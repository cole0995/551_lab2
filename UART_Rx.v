==> flow/design.v <==
module UART_Rx(
	output reg [7:0] o_data,	 
	input i_TX,		 
	input clk,		 
	input reset,		 
	output done
    );
	parameter FREQUENCY = 100_000_000;			 
	parameter BAUDRATE = 921_600;					 
	parameter T_COUNT = FREQUENCY/BAUDRATE;	 
	reg [2:0] state, next_state;	 
	reg [9:0] r_data = 0;	 
	reg [25:0] count = 0;	 
	reg [3:0] i = 0;		 
	reg donereg = 1'b0;
	reg [25:0] cc = 0;
	always @ (posedge clk or posedge reset) 
		if (reset) state = 0;
		else state = next_state;
	always @ (posedge clk) begin
		case (state)
			0: begin						 
					donereg = 1'b0;
					count = 0;					 
					i = 0;
					if (~i_TX) next_state = 1;	 
					else next_state = 0;			 
				end
			1: begin	 
					if (count >= T_COUNT/2) begin 	 
						next_state = 2;				 
						count = 0;							 
						r_data[i] = i_TX;					 
						i = i + 1'b1;						 
					end else begin
						next_state = 1;				 
						count = count + 1'b1;			 
					end
				end
			2: begin	 
					if (i <= 9) begin	 
						next_state = 2;
						if (count >= T_COUNT) begin
							count = 0;
							r_data[i] = i_TX;
							i = i + 1'b1;
						end else begin
							count = count + 1'b1;
						end
					end else begin 
						next_state = 3;
						count = 0;
					end
				end
				4: begin
					if (cc == 1) begin
						donereg = 1'b1;
					end else begin
						donereg = 1'b0;
					end
					cc = cc + 1;
					if (cc > 25000) begin
						cc = 0;
						next_state = 0;
					end
				end
			3: begin	 
					if (count >= 1) begin
						next_state = 4;		 
						count = 0;					 
						r_data[i] = i_TX;			 
						o_data = r_data[8:1];	 
					end else begin
						donereg = 1'b0;
						next_state = 3;		 
						count = count + 1'b1;
					end
				end
		endcase	
	end
	assign done = donereg;
endmodule
# == From RTL to reports: UART_Rx ==
# The steps from the RTL of UART_Rx to its reports follow in flow order.
# Line numbers count from 1 in the design file above.
# Library cell names are shortened.
# The mark -- stands for no value.
# inputs
top_module,UART_Rx
clock,clk
lib,sky130hd
pvt_corner,tt_025C_1v80

# == Elaborated design ==
# Counts by Yosys on the flattened word-level netlist (proc, flatten, opt, wreduce; memories kept). Register bits leave out memories and registers merged into their read ports (data or address). Print and check cells are left out. Cells with the same type and inputs are merged into one.
# word_totals
register_bits,81
in_bits,3
word_cells,67
# classes
n_cmp,5
logic,3
eq_ne,11
reduce_and_logical,11
mux,23
addsub,4
shift,2
# op_table
operator,count
26-bit case mux with 4-bit select,1
26-bit 2-to-1 mux,4
26-bit by 1-bit adder with 26-bit output (second input constant),2
10-bit 2-to-1 mux,4
10-bit case mux with 3-bit select,1
26-bit by 1-bit >= comparator with 1-bit output (second input constant),1
26-bit by 1-bit equality test with 1-bit output (second input constant),1
26-bit by 15-bit greater-than comparator with 1-bit output (second input constant),1
26-bit by 6-bit >= comparator with 1-bit output (second input constant),1
26-bit by 7-bit >= comparator with 1-bit output (second input constant),1
3-bit case mux with 5-bit select,1
2-bit inequality test (second input constant),6
4-bit case mux with 3-bit select,1
4-bit 2-to-1 mux,3
1-bit by 5-bit variable shift with 10-bit output,1
1-bit by 5-bit variable shift with 10-bit output (first input constant),1
10-bit bitwise AND,1
10-bit OR,1
10-bit inverter,1
3-bit nonzero test,3
2-bit AND reduction,3
3-bit by 2-bit equality test with 1-bit output (second input constant),2
3-bit 2-to-1 mux,2
4-bit negation with 5-bit output,1
5-bit AND reduction,1
5-bit nonzero test,1
4-bit by 1-bit adder with 4-bit output (second input constant),1
4-bit <= comparator (second input constant),1
# Not listed: further kinds 8, cells in them 11.

# == Longest topological paths ==
# Longest topological path by Yosys (ltp), each cell counted once; first at word level (registers and memories cut), then after technology mapping (sequential cells cut; the memories' decode and read muxes count).
# logic_depth
depth_word,8
abc_area,0
mapped_depth,11
ltp_nobuf,8

# == After synthesis ==
# The flow's flattened synthesis, as Yosys stat reports it; memories are mapped. The netlist is that of the ABC_AREA named above (0 if unset); the other value can give another one.
# The area totals of this step are shown rounded.
# synth_totals
n_buf,19
seq_area_um2,2360
synth_area_um2,4230
flip_flops,79
mapped_cells,370
# by_type
cell,count,type_area_um2
edfxtp_1,76,2.28E+03
ha_1,12,150.144
nor2_1,34,127.622
xnor2_1,13,113.859
o21ai_0,21,105.101
nor3_2,10,100.096
nor3_1,19,95.091
nand3_1,17,85.082
xor2_1,9,78.826
dfrtp_1,3,75.072
nor4_1,12,75.072
inv_1,19,71.318
nand2_1,19,71.318
a21oi_1,10,50.048
buf_6,4,45.043
and4_1,5,43.792
nand4_1,7,43.792
and3_2,5,37.536
# Not listed: further types 45, cells in them 75.

# == Timing after synthesis ==
# OpenSTA on the mapped netlist: ideal clock, no wires. The path of least setup slack (recovery checks aside). Input and output delay are each 20% of the period. Register names are those of the netlist, which keeps one name where synthesis merged equal registers.
# synth_path
path_kind,reg2reg
start,reg state[2]
end,reg donereg
tclk_ns,4.19
driving_pins,6
arrival_time_ns,3.253
path_delay_ns,3.405
path_buffers,1
t_required_ns,4.038
setup_ns,0.152
path_slack_ns,0.785
synth_period_reached_ns,3.405
# "path_delay_ns" = arrival - input delay + setup time.
# "driving_pins": output pins that drive a net of the path, with the launching flip-flop's if there is one; two outputs of one cell count as two.
# "synth_period_reached_ns" = period - worst setup slack (recovery checks aside). The figure is calculated, with input and output delays left at 20% of the set period.
# Between the ends stands the longest chain of elaborated cells between them, by number of cells; it is not shown to be the way that was timed. Of several equally long chains one is given.
# A line is the first line of the expression or statement that the cell stems from. Yosys adds cells for indexed reads and writes and turns some case tables into memories.
# At most two assigning lines are given for a register; there are more.
# The path ends at the data pin of a flip-flop with enable; ways to the enable are not counted.
# synth_between
path_cell_list,dfrtp_1 -> clkbuf_1 -> inv_1 -> nor3_1 -> nand4_1 -> nor2_1
elab_chain_len,2
cone_cells,4
lines_between,1
classes_between,eq/ne: 2; mux: 1; reduce/logical: 1
# synth_rtl
element,line_no,rtl
from (decl),11,"reg [2:0] state, next_state;"
from (assign),18,if (reset) state = 0;
from (assign),19,else state = next_state;
3-bit by 2-bit equality test with 1-bit output,21,case (state)
1-bit case mux with 3-bit select,21,
to (assign),23,donereg = 1'b0;
to (assign),57,donereg = 1'b1;
to (decl),15,reg donereg = 1'b0;

# == Timing after layout ==
# From the final timing report of run 1: the path of least setup slack in the routed layout; clock arrival at registers is part of the times.
# layout_path
path_kind,reg2reg
start,reg cc[0]
end,reg cc[13]
driving_pins,9
setup_ns,0.15
path_slack_ns,0.38
tclk_ns,3.46
path_buffers,1
arrival_time_ns,3.25
t_required_ns,3.63
# Between the ends stands the longest chain of elaborated cells between them, by number of cells; it is not shown to be the way that was timed. Of several equally long chains one is given.
# layout_between
path_cell_list,edfxtp_1 -> ha_1 -> nand4_1 -> or2_2 -> a2111o_1 -> a32o_1 -> or4_1 -> buf_4 -> nor3_1
elab_chain_len,2
cone_cells,2
lines_between,2
classes_between,add/sub: 1; compare: 1
# layout_rtl
element,line_no,rtl
from (decl),16,reg [25:0] cc = 0;
from (assign),61,cc = cc + 1;
from (assign),63,cc = 0;
26-bit by 1-bit adder with 26-bit output,61,
26-bit by 15-bit greater-than comparator with 1-bit output,62,if (cc > 25000) begin
to (assign),61,
to (assign),63,
to (decl),16,

# Top module UART_Rx; platform sky130hd; tools Yosys and OpenROAD; 2 stored runs in no particular order. Input and output delays are each 20% of the period that was set; the output load is 0.01 pF.
# "achieved_clock_period_ns" = clock period - worst setup slack. The figure is calculated, with input and output delays left at 20% of the set period.
# "worst_path_time_ns" = time allowed to the worst setup path (clock period - input delay - output delay, where it has them) - its slack; a late launch clock adds to it, a late capture clock takes from it.
# "total_power_uw" rests on the timing tool's default activity at the inputs, not on a simulated workload.
# The results are shown rounded.
# Among the settings, - means not set for that run.
setting or result,run 1,run 2
period_ns,3.46,3.29
CORE_UTILIZATION,16,24
CAP_MARGIN,20,20
CORE_MARGIN,2,2
SLEW_MARGIN,20,5
SETUP_SLACK_MARGIN,-,-0.18
PLACE_DENSITY,-,0.87
CELL_PAD_IN_SITES_GLOBAL_PLACEMENT,-,2
ABC_AREA,-,0
GPL_TIMING_DRIVEN,-,1
GPL_ROUTABILITY_DRIVEN,-,1
CTS_CLUSTER_DIAMETER,-,154
post_synth_area_um2,4230,4230
design_die_area_um2,27700,18700
post_route_stdcell_area_um2,5070,4950
finish.utilization_frac,0.195,0.287
setup_ws_ns,0.381,0.201
timing.setup.tns_ns,0.000,0.000
hold_worst_slack_ns,0.347,0.355
total_power_uw,3430,3640
achieved_clock_period_ns,3.079,3.089
worst_path_time_ns,3.08,3.09
worst_setup_path_type,reg2reg,reg2reg
